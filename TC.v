==> flow/design.v <==
`timescale 1ns / 1ps
module TC(
    input clk,
    input reset,
    input [31:0] Addr,
    input WE,
    input [31:0] Din,
    output [31:0] Dout,
    output IRQ
    );
	reg [1:0] state;
	reg [31:0] mem [2:0];
	reg _IRQ;
	assign IRQ = mem[0][3] & _IRQ;
	assign Dout = mem[Addr[3:2]];
	wire [31:0] load = Addr[3:2] == 0 ? {28'h0, Din[3:0]} : Din;
	integer i;
	always @(posedge clk) begin
		if(reset) begin
			state <= 0; 
			for(i = 0; i < 3; i = i+1) mem[i] <= 0;
			_IRQ <= 0;
		end
		else if(WE) begin
			mem[Addr[3:2]] <= load;
		end
		else begin
			case(state)
				2'b00 : if(mem[0][0]) begin
					state <= 2'b01;
					_IRQ <= 1'b0;
				end
				2'b01 : begin
					mem[2] <= mem[1];
					state <= 2'b10;
				end
				2'b10  : 
					if(mem[0][0]) begin
						if(mem[2] > 1) mem[2] <= mem[2]-1;
						else begin
							mem[2] <= 0;
							state <= 2'b11;
							_IRQ <= 1'b1;
						end
					end
					else state <= 2'b00;
				default : begin
					if(mem[0][2:1] == 2'b00) mem[0][0] <= 1'b0;
					else _IRQ <= 1'b0;
					state <= 2'b00;
				end
			endcase
		end
	end
endmodule
* Tool chain data of TC
What the tools print for TC, step after step.
Line numbers count from 1 in the design file above.
Operators carry their Yosys type and port widths (W data, S select, Z words).
Cell names lack the library's common part.
A cell with - has no value.
- Design top :: TC
- Clock input :: clk
- Standard-cell library :: sky130hd
- Timing corner :: tt_025C_1v80

* Word-level counts
Yosys after proc, flatten, opt, wreduce and memory -nomap, before mapping. Memory bits, and registers merged into a memory's read port (data or address), are not among the register bits. Print and check cells are not counted. Equal cells are merged and count once.
Memory sizes are those after Yosys's memory passes, which may raise the word count (mostly to a power of two), join words into wider ones and drop unused or constant bits.
- Equality and inequality tests :: 7
- Bitwise gates (word level) :: 5
- Multipliers :: 0
- Shift-type cells :: 0
- Div/mod/pow operators :: 0
- Magnitude comparators :: 1
- $add $sub $neg :: 1
- Muxes and demuxes :: 54
- Reduce/logical cells :: 8
** Operators with widths (number)
- $mux W32 :: 19
- $reduce_or A32 Y1 :: 2
- $sub A32 B1 Y32 const B :: 1
- $gt A32 B1 Y1 const B :: 1
- $mux W1 :: 25
- $mux W2 :: 8
- $ne A2 B2 Y1 const B :: 3
- $logic_not A2 Y1 :: 3
- $reduce_and A6 Y1 :: 1
- $pmux W2 S3 :: 1
- $ne A3 B1 Y1 const B :: 1
- $ne A3 B3 Y1 const B :: 1
- $reduce_and A3 Y1 :: 1
- $reduce_or A3 Y1 :: 1
- $pmux W1 S3 :: 1
- $or A1 B1 Y1 :: 2
- $not A1 Y1 :: 2
- $eq A2 B1 Y1 const B :: 1
- $eq A2 B2 Y1 const B :: 1
- $and A1 B1 Y1 :: 1
- Memory bits (read-only) :: 0
- Bits in writable memories :: 128
- Elaborated cells :: 79
- Bits of input ports :: 67
- Memories kept :: 1
- Output and inout bits :: 33
- Latch bits :: 0
- Flip-flop bits (word level) :: 3
** Memory list
- mem :: depth 4, width 32, line 12 : reg [31:0] mem [2:0];

* Logic depth
Longest topological path by Yosys (ltp), each cell counted once; first at word level (registers and memories cut), then after technology mapping (sequential cells cut; the memories' decode and read muxes count).
- Depth in word-level cells :: 11
- ABC_AREA :: 0
- Mapped depth :: 9
- Gate-level depth less buffers :: 8

* Mapped cells and area
Source: synth_stat.txt of the flow (Yosys; design flattened, memories mapped). It holds for the ABC_AREA given above (unset counts as 0); a run with the other value may have another netlist.
** Cells by type
- edfxtp_1 :: number 128, area in all 3.84E+03 um^2
- mux4_2 :: number 32, area in all 720.691 um^2
- nor2_1 :: number 81, area in all 304.042 um^2
- xor2_1 :: number 19, area in all 166.41 um^2
- nand2_1 :: number 43, area in all 161.405 um^2
- nand3_1 :: number 30, area in all 150.144 um^2
- nor3_1 :: number 24, area in all 120.115 um^2
- clkbuf_1 :: number 31, area in all 116.362 um^2
- a21oi_1 :: number 20, area in all 100.096 um^2
- dfxtp_1 :: number 5, area in all 100.096 um^2
- and2_1 :: number 14, area in all 87.584 um^2
- nor4_1 :: number 13, area in all 81.328 um^2
- a221oi_1 :: number 9, area in all 78.826 um^2
- and3_1 :: number 12, area in all 75.072 um^2
- xnor2_1 :: number 8, area in all 70.067 um^2
- nor4_2 :: number 4, area in all 50.048 um^2
- or4_1 :: number 6, area in all 45.043 um^2
- or3_1 :: number 6, area in all 37.536 um^2
Not listed: further types 36, cells in them 67.
- Mapped area :: 0.0067965 mm^2
- Area of sequential cells :: 0.0039438 mm^2
- Buffer cells :: 37
- Mapped cells :: 552
- Flip-flop cells :: 133

* Worst setup path after synthesis
Source: OpenSTA report_checks on the synthesized netlist (no wires, ideal clock, input and output delay 20% of the period each), path of least setup slack; recovery checks are left aside. Register names are those of the netlist, which keeps one name where synthesis merged equal registers.
- Path type :: input to register
- Start point :: input Addr[2]
- End point :: memory mem[0][0]
- Setup time :: 0.302 ns
- Period :: 7.01 ns
- Delay of the path :: 3.632 ns
- Buffers on the path :: 2
- Stages :: 5
- Arrival :: 4.732 ns
- Time at the first pin :: 1.402 ns
- Required time :: 6.708 ns
- Input delay :: 1.402 ns
- Slack :: 1.976 ns
- Period reached after synthesis :: 5.034 ns
"delay of the path" is the arrival time less input delay plus setup time.
"stages": output pins that drive a net of the path, with the launching flip-flop's if there is one; two outputs of one cell count as two.
"period reached after synthesis" = period - worst setup slack (recovery checks aside). The figure is calculated, with input and output delays left at 20% of the set period.
The rows between start and end are the longest chain of elaborated cells between them; the timing report does not say that the signal goes this way. Where chains are equally long, one stands for them.
A line is the first line of the expression or statement that the cell stems from. Yosys adds cells for indexed reads and writes and turns some case tables into memories.
Only ways into the end's enable, where the timed path ends, are counted here.
- Cells stage by stage :: clkbuf_1 > or2_2 > clkbuf_1 > o21ai_0 > nand2b_1
- Length of the longest elaborated chain :: 4
- Elaborated cells on any way between the ends :: 4
- Source lines of those cells :: 2
- Those cells by class :: mux: 4
** Ends and longest elaborated chain, post-synthesis
- from (decl) :: line 5 : input [31:0] Addr,
- $mux W2 :: line 24 : else if(WE) begin
- $mux W2 :: line 19 : if(reset) begin
- $mux W2 (2 in a row)
- to (decl) :: line 12 : reg [31:0] mem [2:0];

* Worst path after layout
From the final timing report of run A: the path of least setup slack in the routed layout; clock arrival at registers is part of the times.
- Path type :: input to output
- Start point :: input Addr[2]
- End point :: output Dout[14]
- Time at the first pin :: 1.56 ns
- Output delay :: 1.56 ns
- Slack :: 2.60 ns
- Stages :: 4
- Required time :: 6.23 ns
- Period :: 7.79 ns
- Buffers on the path :: 3
- Input delay :: 1.56 ns
- Arrival :: 3.63 ns
The rows between start and end are the longest chain of elaborated cells between them; the timing report does not say that the signal goes this way. Where chains are equally long, one stands for them.
A memory read counts as a cell of the chain, while the word-level depth stops at memories.
- Cells stage by stage :: buf_2 > buf_4 > mux4_2 > clkdlybuf4s50_1
- Length of the longest elaborated chain :: 1
- Elaborated cells on any way between the ends :: 1
- Source lines of those cells :: 1
- Those cells by class :: memory: 1
** Ends and longest elaborated chain, post-layout
- from (decl) :: line 5 : input [31:0] Addr,
- $mem_v2 Z4 W32 :: line 12 : reg [31:0] mem [2:0];
- to (decl) :: line 8 : output [31:0] Dout,

--- measured runs ---
Module TC, platform sky130hd: 2 stored runs of the flow (Yosys, OpenROAD) with differing settings, in no particular order. Input and output delays are each 20% of the period that was set; the output load is 0.01 pF.
"period achieved" = clock period - worst setup slack. The figure is calculated, with input and output delays left at 20% of the set period.
"total power after layout" rests on the timing tool's default activity at the inputs, not on a simulated workload.

* Run A
** Files
==> flow/run.sh <==
#!/bin/bash
# the make line also repeats the synthesis and layout settings of config.mk as NAME=value (left out here)
make -C /OpenROAD-flow-scripts/flow DESIGN_CONFIG=/design/flow/config.mk WORK_HOME=/design/flow/orfs CLKGATE_MAP_FILE= finish
==> flow/config.mk <==
export PLATFORM = sky130hd
export DESIGN_NAME = TC
export DESIGN_NICKNAME = TC
export VERILOG_FILES = /design/flow/design.v
export SDC_FILE = /design/flow/constraint.sdc
export NUM_CORES = 4
export LEC_CHECK = 0
export CAP_MARGIN = 20
export CORE_MARGIN = 2
export CORE_UTILIZATION = 40
export SLEW_MARGIN = 20
==> flow/constraint.sdc <==
create_clock -name core_clock -period 7.79 [get_ports {clk}]
set_input_delay 1.5580 -clock core_clock [delete_from_list [all_inputs] [get_ports {clk}]]
set_output_delay 1.5580 -clock core_clock [all_outputs]
set_load 0.01 [all_outputs]
** Results
- Post-synthesis cell area :: 0.0067965 mm^2
- Die footprint :: 0.0180499 mm^2
- Std-cell area (final layout) :: 0.0084268 mm^2
- Worst setup slack after layout :: 2.603 ns
- Total negative setup slack :: 0.000 ns
- Post-route worst hold slack :: 0.458 ns
- Total power after layout :: 1.880 mW
- Period achieved :: 5.187 ns

* Run B
** Files
==> flow/run.sh <==
#!/bin/bash
# the make line also repeats the synthesis and layout settings of config.mk as NAME=value (left out here)
make -C /OpenROAD-flow-scripts/flow DESIGN_CONFIG=/design/flow/config.mk WORK_HOME=/design/flow/orfs CLKGATE_MAP_FILE= finish
==> flow/config.mk <==
export PLATFORM = sky130hd
export DESIGN_NAME = TC
export DESIGN_NICKNAME = TC
export VERILOG_FILES = /design/flow/design.v
export SDC_FILE = /design/flow/constraint.sdc
export NUM_CORES = 4
export LEC_CHECK = 0
export ABC_AREA = 0
export CAP_MARGIN = 20
export CELL_PAD_IN_SITES_GLOBAL_PLACEMENT = 1
export CORE_MARGIN = 2
export CORE_UTILIZATION = 43
export CTS_CLUSTER_SIZE = 39
export GPL_ROUTABILITY_DRIVEN = 0
export MIN_ROUTING_LAYER = met2
export PLACE_DENSITY_LB_ADDON = 0.18
export SETUP_SLACK_MARGIN = 0.19
export SLEW_MARGIN = 15
export TNS_END_PERCENT = 10
==> flow/constraint.sdc <==
create_clock -name core_clock -period 4.17 [get_ports {clk}]
set_input_delay 0.8340 -clock core_clock [delete_from_list [all_inputs] [get_ports {clk}]]
set_output_delay 0.8340 -clock core_clock [all_outputs]
set_load 0.01 [all_outputs]
** Results
- Post-synthesis cell area :: 0.0067965 mm^2
- Die footprint :: 0.0168273 mm^2
- Std-cell area (final layout) :: 0.0084969 mm^2
- Worst setup slack after layout :: 0.555 ns
- Total negative setup slack :: 0.000 ns
- Post-route worst hold slack :: 0.449 ns
- Total power after layout :: 3.457 mW
- Period achieved :: 3.615 ns
--- end ---
